==> flow/design.v <==
module idwt4db(
	input	clk, rst,
	input signed [15:0] a, d,
	output signed [15:0] x
);
	wire signed [15:0] x0, x1;
	reg signed [23:0] z01, z02, z03, z04,z05, z11, z12, z13, z14, z15;
	wire signed [23:0] a_9, a_22, a_35, a_85, a_118, a_207;
	wire signed [23:0] d_9, d_22, d_35, d_85, d_118, d_207;
	wire signed [23:0] ag00, ag01, dg10, dg11, x0e, x1e;
	rag4db rag0(a, a_9, a_22, a_35, a_85, a_118, a_207);
	rag4db rag1(d, d_9, d_22, d_35, d_85, d_118, d_207);
	polifase2comp policomp(.clk1(clk),.rst(rst),.x0(x0),.x1(x1),.y(x));
	always @ (posedge clk or posedge rst) begin
		if (rst == 1) begin
			z01 <= 24'd0;
			z02 <= 24'd0;
			z03 <= 24'd0;
			z04 <= 24'd0;
			z05 <= 24'd0;
			z11 <= 24'd0;
			z12 <= 24'd0;
			z13 <= 24'd0;
			z14 <= 24'd0;
			z15 <= 24'd0;			
		end
		else begin
			z01 <= -a_22;
			z02 <= z01 + a_118;
			z03 <= a_9;
			z04 <= z03 - a_35;
			z05 <= z04 + a_207;
			z11 <= d_22;
			z12 <= z11 - d_118;
			z13 <= d_9;
			z14 <= z13 - d_35;
			z15 <= z14 + d_207;
		end
	end
	assign ag00 = z02 + a_85;
	assign dg10 = z12 - d_85 ;
	assign ag01 = z05;
	assign dg11 = z15;
	assign x0e = ag00 + dg10;
	assign x1e = ag01 + dg11;
	assign x0 = x0e[23:8];
	assign x1 = x1e[23:8];
endmodule
module polifase2comp(input clk1, rst, input [15:0] x0,x1, output reg [15:0] y);
	reg paridade;
	wire [15:0] next_y;
	always @(posedge clk1 or posedge rst)
	begin
		if(rst == 1)
		begin
			y <= 16'd0;
			paridade <= 1'b0;
		end
		else
		begin
			y <= next_y;
			paridade <= ~paridade;
		end
	end
	assign next_y = paridade ? x1 : x0;
endmodule
module rag4db(
	input signed [15:0] x,
	output signed [23:0] x9,x22, x35,x85,x118,x207
);
	wire signed [23:0] x11, x59;
	assign x35 = (x <<< 5) + (x <<< 1) + x;
	assign x9 = (x <<< 3) + x;
	assign x11 = x9 + (x <<< 1);
	assign x59 = (x <<< 6) - (x <<< 2) - x;
	assign x85 = (x <<< 7) - (x <<< 5) - x11;
	assign x207 = x85 + (x <<< 7) - (x <<< 2) - (x <<< 1);
	assign x22 = x11 <<< 1;
	assign x118 = x59 <<< 1;
endmodule
* Step by step through the tools: idwt4db
What the tools print for idwt4db, step after step.
Line numbers count from 1 in the design file above.
Not given: -
- Top module :: idwt4db
- Clock input :: clk
- Library :: sky130hd
- Timing corner :: tt_025C_1v80

* Word level
Source: Yosys, flattened and elaborated, memories not mapped. Widths are those after wreduce; folded enables and synchronous resets count as part of the registers. Registers that Yosys merges into a memory's read port (data or address) are not register bits. Print and check cells do not count. Equal cells are merged and count once.
- Flip-flop bits (word level) :: 248
- Input port bits :: 34
- Output and inout bits :: 16
- Cells after elaboration :: 47
- Add/sub/neg operators :: 33
- Mux-type cells :: 1
- Bitwise gates (word level) :: 1
** Operators by type and width (number)
- adder 24 bit :: 6
- subtractor 24 bit :: 4
- subtractor 20 x 23 -> 24 bit :: 2
- subtractor 23 x 21 -> 24 bit :: 2
- subtractor 24 x 17 -> 24 bit :: 2
- subtractor 24 x 18 -> 24 bit :: 2
- adder 24 x 23 -> 24 bit :: 2
- adder 22 x 16 -> 23 bit :: 2
- subtractor 22 x 18 -> 23 bit :: 2
- subtractor 23 x 16 -> 23 bit :: 2
- adder 21 x 17 -> 22 bit :: 2
- adder 20 x 17 -> 21 bit :: 2
- adder 19 x 16 -> 20 bit :: 2
- negator 24 bit :: 1
- two-way mux 16 bit :: 1
- inverter 1 bit :: 1

* Longest topological paths
Depth = most cells in a row (Yosys ltp): at word level without a register or memory, in the mapped netlist without a sequential cell, where the memories' decode and read muxes count.
- Depth in word-level cells :: 7
- ABC_AREA :: 0
- Depth in mapped cells :: 38
- Depth with buffers taken out :: 38

* After synthesis
The flow's flattened synthesis, as Yosys stat reports it; memories are mapped. The netlist is that of the ABC_AREA named above (0 if unset); the other value can give another one.
Totals and module areas in this step are rounded.
** Cell types
- sky130_fd_sc_hd__dfrtp_1 :: number 240, area in all 6005.76 um^2
- sky130_fd_sc_hd__fa_1 :: number 262, area in all 5245.03 um^2
- sky130_fd_sc_hd__ha_1 :: number 369, area in all 4.62E+03 um^2
- sky130_fd_sc_hd__xnor2_1 :: number 195, area in all 1.71E+03 um^2
- sky130_fd_sc_hd__inv_1 :: number 448, area in all 1.68E+03 um^2
- sky130_fd_sc_hd__a21oi_1 :: number 175, area in all 875.84 um^2
- sky130_fd_sc_hd__xor2_1 :: number 81, area in all 709.43 um^2
- sky130_fd_sc_hd__a21o_1 :: number 72, area in all 540.518 um^2
- sky130_fd_sc_hd__nor2_1 :: number 142, area in all 533.011 um^2
- sky130_fd_sc_hd__o21ai_0 :: number 92, area in all 460.442 um^2
- sky130_fd_sc_hd__nand2_1 :: number 99, area in all 371.606 um^2
- sky130_fd_sc_hd__o21a_1 :: number 43, area in all 322.81 um^2
- sky130_fd_sc_hd__nor3_1 :: number 63, area in all 315.302 um^2
- sky130_fd_sc_hd__o21bai_1 :: number 39, area in all 292.781 um^2
- sky130_fd_sc_hd__nand2b_1 :: number 45, area in all 281.52 um^2
- sky130_fd_sc_hd__nand3_1 :: number 37, area in all 185.178 um^2
- sky130_fd_sc_hd__a31oi_1 :: number 28, area in all 175.168 um^2
- sky130_fd_sc_hd__nor2b_1 :: number 24, area in all 150.144 um^2
Not listed: further types 73, cells in them 304.
- Standard cells after synthesis :: 2758
- Chip area (Yosys) :: 27010 um^2
- Flip-flops :: 240
- Buffers :: 11
By module: a second synthesis without flattening, with its own total; a netlist apart from the flattened one above.
- Cells (unflattened synthesis) :: 3454
- Area (unflattened synthesis) :: 31210 um^2
Each row is one instance without its submodules.
** By module
- idwt4db :: instances 1, cells 1689, area 16410 um^2, sequential area 6006 um^2
- rag4db :: instances 2, cells 864, area 7062 um^2, sequential area 0.0 um^2
- polifase2comp :: instances 1, cells 37, area 678.2 um^2, sequential area 425.4 um^2

* Path before layout
Source: OpenSTA report_checks on the synthesized netlist (no wires, ideal clock, input and output delay 20% of the period each), path of least setup slack; recovery checks are left aside. Register names are those of the netlist, which keeps one name where synthesis merged equal registers.
- Kind :: input port to flip-flop
- From :: input port d[1]
- To :: register policomp.y[15]
- Period :: 11.3 ns
- Input delay :: 2.260 ns
- Time at the first pin :: 2.260 ns
- Arrival time :: 10.002 ns
- Required time :: 11.196 ns
- Slack :: 1.194 ns
- Delay of the path :: 7.846 ns
- Stages on the path :: 34
- Path buffers :: 1
- Synthesis period reached :: 10.106 ns
"delay of the path" is the arrival time less input delay plus setup time.
"stages on the path" counts driving pins, that of a launching flip-flop among them; a cell with two outputs on the path counts twice.
"synthesis period reached" = period - worst setup slack (recovery checks aside). The figure is calculated, with input and output delays left at 20% of the set period.
Between the ends stands the longest chain of elaborated cells between them, by number of cells; it is not shown to be the way that was timed. Of several equally long chains one is given.
A line is the first line of the expression or statement that the cell stems from. Yosys adds cells for indexed reads and writes and turns some case tables into memories.
- Cells stage by stage :: sky130_fd_sc_hd__inv_1 -> sky130_fd_sc_hd__fa_1 -> sky130_fd_sc_hd__nor2b_1 -> sky130_fd_sc_hd__o21ai_0 -> sky130_fd_sc_hd__a21boi_0 -> sky130_fd_sc_hd__o21ai_0 -> sky130_fd_sc_hd__a21boi_0 -> sky130_fd_sc_hd__o21ai_0 -> sky130_fd_sc_hd__a21o_1 -> sky130_fd_sc_hd__a31oi_1 -> sky130_fd_sc_hd__xor2_1 -> sky130_fd_sc_hd__ha_1 -> sky130_fd_sc_hd__clkbuf_1 -> sky130_fd_sc_hd__nand3_1 -> sky130_fd_sc_hd__nand2_1 -> sky130_fd_sc_hd__a41o_1 -> sky130_fd_sc_hd__o41ai_2 -> sky130_fd_sc_hd__xor2_1 -> sky130_fd_sc_hd__fa_1 -> sky130_fd_sc_hd__ha_1 -> sky130_fd_sc_hd__a21o_1 -> sky130_fd_sc_hd__a21oi_1 -> sky130_fd_sc_hd__nor2b_1 -> sky130_fd_sc_hd__a2111oi_1 -> sky130_fd_sc_hd__fa_1 -> sky130_fd_sc_hd__fa_1 -> sky130_fd_sc_hd__inv_1 -> sky130_fd_sc_hd__ha_1 -> sky130_fd_sc_hd__or3_1 -> sky130_fd_sc_hd__a211o_1 -> sky130_fd_sc_hd__a41oi_1 -> sky130_fd_sc_hd__xor2_1 -> sky130_fd_sc_hd__mux2_1 -> sky130_fd_sc_hd__o311ai_1
- Length of the longest elaborated chain :: 6
- Elaborated cells on any way between the ends :: 7
- Source lines of those cells :: 6
- Classes of those cells :: add/sub: 6; mux: 1
** RTL lines, path post-synthesis
- start: declaration :: line 3 : input signed [15:0] a, d,
- adder 19 x 16 -> 20 bit :: line 73 : assign x9 = (x <<< 3) + x;
- adder 20 x 17 -> 21 bit :: line 74 : assign x11 = x9 + (x <<< 1);
- subtractor 24 bit :: line 76 : assign x85 = (x <<< 7) - (x <<< 5) - x11;
- subtractor 24 bit :: line 41 : assign dg10 = z12 - d_85 ;
- adder 24 bit :: line 44 : assign x0e = ag00 + dg10;
- two-way mux 16 bit :: line 65 : assign next_y = paridade ? x1 : x0;
- end: assignment :: line 56 : y <= 16'd0;
- end: assignment :: line 61 : y <= next_y;
- end: declaration :: line 49 : module polifase2comp(input clk1, rst, input [15:0] x0,x1, output reg [15:0] y);
Some nets on the timed path still bear RTL names; the line given drives or declares the net.
** Named nets, post-synthesis (line)
- d_9[15] :: 73

* Worst path after layout
Path of least setup slack in the final report of run 1 (OpenROAD, finished layout, wires in). Where an end is a register, its clock arrival counts in the times.
- Kind :: input port to flip-flop
- From :: input port d[0]
- To :: register policomp.y[15]
- Period :: 17.8 ns
- Input delay :: 3.56 ns
- Time at the first pin :: 3.56 ns
- Arrival time :: 13.82 ns
- Required time :: 18.27 ns
- Slack :: 4.45 ns
- Stages on the path :: 36
- Path buffers :: 2
Between the ends stands the longest chain of elaborated cells between them, by number of cells; it is not shown to be the way that was timed. Of several equally long chains one is given.
- Cells stage by stage :: sky130_fd_sc_hd__clkdlybuf4s50_1 -> sky130_fd_sc_hd__ha_1 -> sky130_fd_sc_hd__inv_1 -> sky130_fd_sc_hd__fa_1 -> sky130_fd_sc_hd__nor2b_1 -> sky130_fd_sc_hd__o21ai_0 -> sky130_fd_sc_hd__a21boi_0 -> sky130_fd_sc_hd__o21ai_0 -> sky130_fd_sc_hd__a21boi_0 -> sky130_fd_sc_hd__o21ai_0 -> sky130_fd_sc_hd__a21o_1 -> sky130_fd_sc_hd__a31oi_1 -> sky130_fd_sc_hd__xor2_1 -> sky130_fd_sc_hd__ha_1 -> sky130_fd_sc_hd__clkbuf_1 -> sky130_fd_sc_hd__nand3_1 -> sky130_fd_sc_hd__nand2_1 -> sky130_fd_sc_hd__a41o_1 -> sky130_fd_sc_hd__o41ai_2 -> sky130_fd_sc_hd__xor2_1 -> sky130_fd_sc_hd__fa_1 -> sky130_fd_sc_hd__ha_1 -> sky130_fd_sc_hd__a21o_1 -> sky130_fd_sc_hd__a21oi_1 -> sky130_fd_sc_hd__nor2b_1 -> sky130_fd_sc_hd__a2111oi_1 -> sky130_fd_sc_hd__fa_1 -> sky130_fd_sc_hd__fa_1 -> sky130_fd_sc_hd__inv_1 -> sky130_fd_sc_hd__ha_1 -> sky130_fd_sc_hd__or3_1 -> sky130_fd_sc_hd__a211o_1 -> sky130_fd_sc_hd__a41oi_1 -> sky130_fd_sc_hd__xor2_1 -> sky130_fd_sc_hd__mux2_1 -> sky130_fd_sc_hd__o311ai_1
- Length of the longest elaborated chain :: 6
- Elaborated cells on any way between the ends :: 7
- Source lines of those cells :: 6
- Classes of those cells :: add/sub: 6; mux: 1
** RTL lines, path after layout
- start: declaration :: line 3 : input signed [15:0] a, d,
- adder 19 x 16 -> 20 bit :: line 73 : assign x9 = (x <<< 3) + x;
- adder 20 x 17 -> 21 bit :: line 74 : assign x11 = x9 + (x <<< 1);
- subtractor 24 bit :: line 76 : assign x85 = (x <<< 7) - (x <<< 5) - x11;
- subtractor 24 bit :: line 41 : assign dg10 = z12 - d_85 ;
- adder 24 bit :: line 44 : assign x0e = ag00 + dg10;
- two-way mux 16 bit :: line 65 : assign next_y = paridade ? x1 : x0;
- end: assignment :: line 56 : y <= 16'd0;
- end: assignment :: line 61 : y <= next_y;
- end: declaration :: line 49 : module polifase2comp(input clk1, rst, input [15:0] x0,x1, output reg [15:0] y);
Some nets on the timed path still bear RTL names; the line given drives or declares the net.
** Named nets, after layout (line)
- d_9[15] :: 73

Record of 2 stored runs of the RTL-to-layout flow on idwt4db, platform sky130hd. The runs are unordered. Constraints: input delay and output delay 20% of the set period each, output load 0.01 pF.
"period reached" = clock period - worst setup slack. The figure is calculated, with input and output delays left at 20% of the set period.
"allowed time less slack (worst setup path)" = time allowed to the worst setup path (clock period - input delay - output delay, where it has them) - its slack; a late launch clock adds to it, a late capture clock takes from it.
Measured values are rounded.

* Run 1
** Files
==> flow/run.sh <==
#!/bin/bash
# the make line also repeats the synthesis and layout settings of config.mk as NAME=value (left out here)
make -C /OpenROAD-flow-scripts/flow DESIGN_CONFIG=/design/flow/config.mk WORK_HOME=/design/flow/orfs CLKGATE_MAP_FILE= finish
==> flow/config.mk <==
export PLATFORM = sky130hd
export DESIGN_NAME = idwt4db
export DESIGN_NICKNAME = idwt4db
export VERILOG_FILES = /design/flow/design.v
export SDC_FILE = /design/flow/constraint.sdc
export NUM_CORES = 4
export LEC_CHECK = 0
export ABC_AREA = 0
export CAP_MARGIN = 10
export CORE_MARGIN = 2
export CORE_UTILIZATION = 64
export CTS_CLUSTER_SIZE = 35
export GPL_TIMING_DRIVEN = 0
export SETUP_SLACK_MARGIN = -0.19
export SLEW_MARGIN = 20
export TNS_END_PERCENT = 90
==> flow/constraint.sdc <==
create_clock -name core_clock -period 17.8 [get_ports {clk}]
set_input_delay 3.5600 -clock core_clock [delete_from_list [all_inputs] [get_ports {clk}]]
set_output_delay 3.5600 -clock core_clock [all_outputs]
set_load 0.01 [all_outputs]
** Results
- Chip area after synthesis (Yosys) :: 27010 um^2
- Total die area :: 43870 um^2
- Area of the standard cells in the finished layout :: 29220 um^2
- Utilization in the final report :: 0.7
- Worst slack on setup checks :: 4.453 ns
- Sum of negative setup slack :: 0.000 ns
- Post-route worst hold slack :: 0.529 ns
- Period reached :: 13.347 ns
- Allowed time less slack (worst setup path) :: 9.79 ns
- Worst setup path type :: input port to flip-flop

* Run 2
** Files
==> flow/run.sh <==
#!/bin/bash
# the make line also repeats the synthesis and layout settings of config.mk as NAME=value (left out here)
make -C /OpenROAD-flow-scripts/flow DESIGN_CONFIG=/design/flow/config.mk WORK_HOME=/design/flow/orfs CLKGATE_MAP_FILE= finish
==> flow/config.mk <==
export PLATFORM = sky130hd
export DESIGN_NAME = idwt4db
export DESIGN_NICKNAME = idwt4db
export VERILOG_FILES = /design/flow/design.v
export SDC_FILE = /design/flow/constraint.sdc
export NUM_CORES = 4
export LEC_CHECK = 0
export ABC_AREA = 0
export CAP_MARGIN = 20
export CELL_PAD_IN_SITES_GLOBAL_PLACEMENT = 0
export CORE_MARGIN = 2
export CORE_UTILIZATION = 33
export CTS_CLUSTER_DIAMETER = 224
export PLACE_DENSITY_LB_ADDON = 0.13
export SLEW_MARGIN = 5
export TNS_END_PERCENT = 15
==> flow/constraint.sdc <==
create_clock -name core_clock -period 13.9 [get_ports {clk}]
set_input_delay 2.7800 -clock core_clock [delete_from_list [all_inputs] [get_ports {clk}]]
set_output_delay 2.7800 -clock core_clock [all_outputs]
set_load 0.01 [all_outputs]
** Results
- Chip area after synthesis (Yosys) :: 27010 um^2
- Total die area :: 84170 um^2
- Area of the standard cells in the finished layout :: 30110 um^2
- Utilization in the final report :: 0.373
- Worst slack on setup checks :: 2.211 ns
- Sum of negative setup slack :: 0.000 ns
- Post-route worst hold slack :: 0.504 ns
- Period reached :: 11.689 ns
- Allowed time less slack (worst setup path) :: 8.91 ns
- Worst setup path type :: input port to flip-flop
